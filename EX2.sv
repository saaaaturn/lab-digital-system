==> flow/design.v <==
module AS8B	
(
	input logic [7:0]A,B,	 
	input logic cin,			 
	output logic [7:0]sum, 	 
	output logic cout, 		 
	output logic v_flag		 
);
logic [7:0] co; 				 
AS1B as0( .a(A[0]), .b(B[0]^cin), .cin(cin),	  .s(sum[0]), .cout(co[0]));
AS1B as1( .a(A[1]), .b(B[1]^cin), .cin(co[0]), .s(sum[1]), .cout(co[1]));
AS1B as2( .a(A[2]), .b(B[2]^cin), .cin(co[1]), .s(sum[2]), .cout(co[2]));
AS1B as3( .a(A[3]), .b(B[3]^cin), .cin(co[2]), .s(sum[3]), .cout(co[3]));
AS1B as4( .a(A[4]), .b(B[4]^cin), .cin(co[3]), .s(sum[4]), .cout(co[4]));
AS1B as5( .a(A[5]), .b(B[5]^cin), .cin(co[4]), .s(sum[5]), .cout(co[5]));
AS1B as6( .a(A[6]), .b(B[6]^cin), .cin(co[5]), .s(sum[6]), .cout(co[6]));
AS1B as7( .a(A[7]), .b(B[7]^cin), .cin(co[6]), .s(sum[7]), .cout(co[7]));
assign cout= co[7];
assign v_flag = co[7] ^ co[6];
endmodule
module AS1B
(
	input logic a,
	input logic b,
	input logic cin,
	output logic s,
	output logic cout
);
assign s=a^b^cin;
assign cout = (a & b)| (cin & (a ^ b));
endmodule
module DFF1B
(
	input logic clk,
	input logic rst,
	input logic D,
	output logic Q
);
always_ff @(posedge clk or negedge rst)
begin 
	if (!rst)
	Q<= 1'b0;
	else 
	Q<= D;
end 
endmodule
module DFF8B
(
	input logic clk,
	input logic rst,
	input logic [7:0]D,
	output logic [7:0]Q
);
always_ff @(posedge clk or negedge rst)
begin 
	if (!rst)
	Q<= 8'b00000000;
	else 
	Q<= D;
end 
endmodule
module EX2
(
	input logic clk_sys,				 
	input logic rst_sys,				 
	input logic cin_sys,				
	input logic [7:0] data_in,		 
	output logic [7:0] data_out,	 
	output logic overf,				 
	output logic c_o					 
);
wire [7:0] ff1_to_as;
wire [7:0] ff2_to_as;
wire as_co;
wire as_overflow;
AS8B calc
(
	.A (ff1_to_as),
	.B (ff2_to_as),
	.cin (cin_sys),
	.sum (data_out),
	.cout(as_co),
	.v_flag(as_overflow)
);
DFF8B dff_inst1 			
(
	.clk (clk_sys),
	.rst (rst_sys),
	.D (data_in),
	.Q (ff1_to_as)
);
DFF8B dff_inst2
(
	.clk (clk_sys),
	.rst (rst_sys),
	.D (data_out),
	.Q (ff2_to_as)
);
DFF1B dff_inst3
(
	.clk (clk_sys),
	.rst (rst_sys),
	.D (as_overflow),
	.Q (overf)
);	
DFF1B dff_inst4
(
	.clk (clk_sys),
	.rst (rst_sys),
	.D (as_co),
	.Q (c_o)
);
endmodule
### From RTL to reports: EX2

Tool output for the design above, in the order of the flow.
Lines are those of the file above, counted from 1.
Operators carry their Yosys type and port widths (W data, S select, Z words).
Library cell names are shortened.
The mark n/a stands for no value.

| design | value |
|---|---|
| top module | EX2 |
| clock input | clk_sys |
| standard-cell library | sky130hd |
| corner | tt_025C_1v80 |

### Elaborated design

Source: Yosys, flattened and elaborated, memories not mapped. Widths are those after wreduce; folded enables and synchronous resets count as part of the registers. Registers that Yosys merges into a memory's read port (data or address) are not register bits. Print and check cells do not count. Equal cells are merged and count once.

| storage and ports | value |
|---|---|
| register bits | 18 |
| word-level cells | 53 |

| cells by class | value |
|---|---|
| bitwise logic cells | 49 |

Operators with widths:

| cell | number |
|---|---|
| $xor A1 B1 Y1 | 25 |
| $and A1 B1 Y1 | 16 |
| $or A1 B1 Y1 | 8 |

### Longest topological paths

Longest topological path by Yosys (ltp), each cell counted once; first at word level (registers and memories cut), then after technology mapping (sequential cells cut; the memories' decode and read muxes count).

| logic depth | value |
|---|---|
| depth after elaboration | 19 |
| ABC_AREA | 1 |
| depth in mapped cells | 17 |
| gate-level depth less buffers | 16 |

### After synthesis

Yosys stat after the flow's synthesis: flattened, memories mapped to cells. It holds for the ABC_AREA given above (unset counts as 0); a run with the other value may have another netlist.
Totals and module areas in this step are rounded.

| mapped netlist | value |
|---|---|
| mapped cells | 87 |
| mapped area | 860 µm² |
| sequential area | 450 µm² |
| mapped flip-flops | 18 |
| buffer cells | 9 |

Cells by type:

| cell | number | total area (µm²) |
|---|---|---|
| dfrtp_1 | 18 | 450.432 |
| fa_1 | 7 | 140.134 |
| nand2_1 | 29 | 108.854 |
| inv_1 | 23 | 86.333 |
| buf_4 | 8 | 60.058 |
| buf_6 | 1 | 11.261 |
| inv_2 | 1 | 3.754 |

### Path before layout

Source: OpenSTA report_checks on the synthesized netlist (no wires, ideal clock, input and output delay 20% of the period each), path of least setup slack; recovery checks are left aside. Register names are those of the netlist, which keeps one name where synthesis merged equal registers.

| path post-synthesis | value |
|---|---|
| path type | input to output |
| start point | in cin_sys |
| end point | out data_out[7] |
| clock period | 7.95 ns |
| input delay | 1.590 ns |
| output delay | 1.590 ns |
| launch time at the first pin | 1.590 ns |
| arrival time | 4.643 ns |
| required time | 6.360 ns |
| slack | 1.717 ns |
| path delay | 3.053 ns |
| stages on the path | 15 |
| path buffers | 2 |
| period reached after synthesis | 6.233 ns |

"path delay" = arrival - input delay + setup time.
A path that ends at an output port has no setup time.
"stages on the path": output pins that drive a net of the path, with the launching flip-flop's if there is one; two outputs of one cell count as two.
"period reached after synthesis" is the clock period less the worst setup slack; recovery checks do not enter. This is arithmetic on one report: input and output delays are still those of the set period (20% each).
Between the ends stands the longest chain of elaborated cells between them, by number of cells; it is not shown to be the way that was timed. Of several equally long chains one is given.
Each line given opens the expression or statement behind the cell; cells for indexed reads and writes are added by Yosys, which also makes memories of some case tables.

| between the ends, post-synthesis | value |
|---|---|
| cells stage by stage | buf_6 inv_2 nand2_1 nand2_1 fa_1 fa_1 fa_1 fa_1 inv_1 fa_1 inv_1 fa_1 inv_1 fa_1 buf_4 |
| length of the longest elaborated chain | 17 |

RTL lines, path post-synthesis:

| element | line | source |
|---|---|---|
| start: declaration | 66 | `input logic cin_sys,` |
| $xor A1 B1 Y1 | 10 | `AS1B as0( .a(A[0]), .b(B[0]^cin), .cin(cin), .s(sum[0]), .cout(co[0]));` |
| $xor A1 B1 Y1 | 30 | `assign cout = (a & b)\| (cin & (a ^ b));` |
| $and A1 B1 Y1 | 30 |  |
| $or A1 B1 Y1 | 30 |  |
| $and A1 B1 Y1 | 30 |  |
| $or A1 B1 Y1 | 30 |  |
| $and A1 B1 Y1 | 30 |  |
| [3 not listed] | n/a |  |
| $and A1 B1 Y1 | 30 |  |
| $or A1 B1 Y1 | 30 |  |
| $and A1 B1 Y1 | 30 |  |
| $or A1 B1 Y1 | 30 |  |
| $and A1 B1 Y1 | 30 |  |
| $or A1 B1 Y1 | 30 |  |
| $xor A1 B1 Y1 | 29 | `assign s=a^b^cin;` |
| end: declaration | 68 | `output logic [7:0] data_out,` |

Some nets on the timed path still bear RTL names; the line given drives or declares the net.

Named nets, post-synthesis:

| net | line |
|---|---|
| calc.as7.s | 29 |

### Worst path after layout

Path of least setup slack in the final report of flow run A (OpenROAD, finished layout, wires in). Where an end is a register, its clock arrival counts in the times.

| path after layout | value |
|---|---|
| path type | input to output |
| start point | in cin_sys |
| end point | out data_out[7] |
| clock period | 3.6 ns |
| input delay | 0.72 ns |
| output delay | 0.72 ns |
| launch time at the first pin | 0.72 ns |
| arrival time | 3.63 ns |
| required time | 2.88 ns |
| slack | -0.75 ns |
| stages on the path | 15 |
| path buffers | 2 |

Between the ends stands the longest chain of elaborated cells between them, by number of cells; it is not shown to be the way that was timed. Of several equally long chains one is given.

| between the ends, after layout | value |
|---|---|
| cells stage by stage | buf_8 inv_6 nand2_4 nand2_4 fa_2 fa_2 fa_2 fa_2 inv_2 fa_2 inv_2 fa_2 inv_2 fa_1 buf_2 |
| length of the longest elaborated chain | 17 |

RTL lines, path after layout:

| element | line | source |
|---|---|---|
| start: declaration | 66 | `input logic cin_sys,` |
| $xor A1 B1 Y1 | 10 | `AS1B as0( .a(A[0]), .b(B[0]^cin), .cin(cin), .s(sum[0]), .cout(co[0]));` |
| $xor A1 B1 Y1 | 30 | `assign cout = (a & b)\| (cin & (a ^ b));` |
| $and A1 B1 Y1 | 30 |  |
| $or A1 B1 Y1 | 30 |  |
| $and A1 B1 Y1 | 30 |  |
| $or A1 B1 Y1 | 30 |  |
| $and A1 B1 Y1 | 30 |  |
| [3 not listed] | n/a |  |
| $and A1 B1 Y1 | 30 |  |
| $or A1 B1 Y1 | 30 |  |
| $and A1 B1 Y1 | 30 |  |
| $or A1 B1 Y1 | 30 |  |
| $and A1 B1 Y1 | 30 |  |
| $or A1 B1 Y1 | 30 |  |
| $xor A1 B1 Y1 | 29 | `assign s=a^b^cin;` |
| end: declaration | 68 | `output logic [7:0] data_out,` |

Subject: EX2 on sky130hd, stored results

Hello all,

Record of 2 stored runs of the RTL-to-layout flow on EX2, platform sky130hd. The runs are unordered. Constraints: input delay and output delay 20% of the set period each, output load 0.01 pF.
"period reached" means the clock period less the worst setup slack. The figure is calculated, with input and output delays left at 20% of the set period.
By "time of the worst setup path" is meant the share of the clock period that the worst setup path is allowed (20% is reserved at inputs, 20% at outputs), minus its slack. Clock arrival times at its registers enter into it.
"total power of the final layout" is the tool's figure for a default switching activity; nothing was simulated.
The results are shown rounded.
Settings: n/a = not set for that run.

| run | period_ns | CORE_UTILIZATION | PLACE_DENSITY | CORE_MARGIN | TNS_END_PERCENT | ABC_AREA | GPL_ROUTABILITY_DRIVEN | CTS_CLUSTER_SIZE | CAP_MARGIN | SLEW_MARGIN | SETUP_SLACK_MARGIN | PLACE_DENSITY_LB_ADDON | CELL_PAD_IN_SITES_DETAIL_PLACEMENT | MIN_ROUTING_LAYER | MAX_ROUTING_LAYER | total power of the final layout (mW) | standard-cell area of the final layout (µm²) | cell area after synthesis (µm²) | final design utilization | full die area (µm²) | worst hold slack in the final report (ns) | period reached (ns) | summed negative setup slack (ns) | worst slack on setup checks (ns) | time of the worst setup path (ns) | type of the worst setup path |
|---|---|---|---|---|---|---|---|---|---|---|---|---|---|---|---|---|---|---|---|---|---|---|---|---|---|---|
| flow run A | 3.6 | 58 | 0.81 | 10 | 90 | 1 | 0 | 88 | 5 | 0 | n/a | n/a | n/a | n/a | n/a | 0.92 | 1100 | 860 | 0.85 | 3400 | 0.53 | 4.352 | -1.2 | -0.75 | 2.91 | input to output |
| flow run B | 8.96 | 49 | n/a | 7 | 60 | 0 | 1 | 92 | 20 | 20 | 1.08 | 0.11 | 0 | met1 | met5 | 0.36 | 970 | 800 | 0.64 | 3000 | 0.49 | 7.340 | 0.000 | 1.6 | 3.76 | input to output |

Thanks
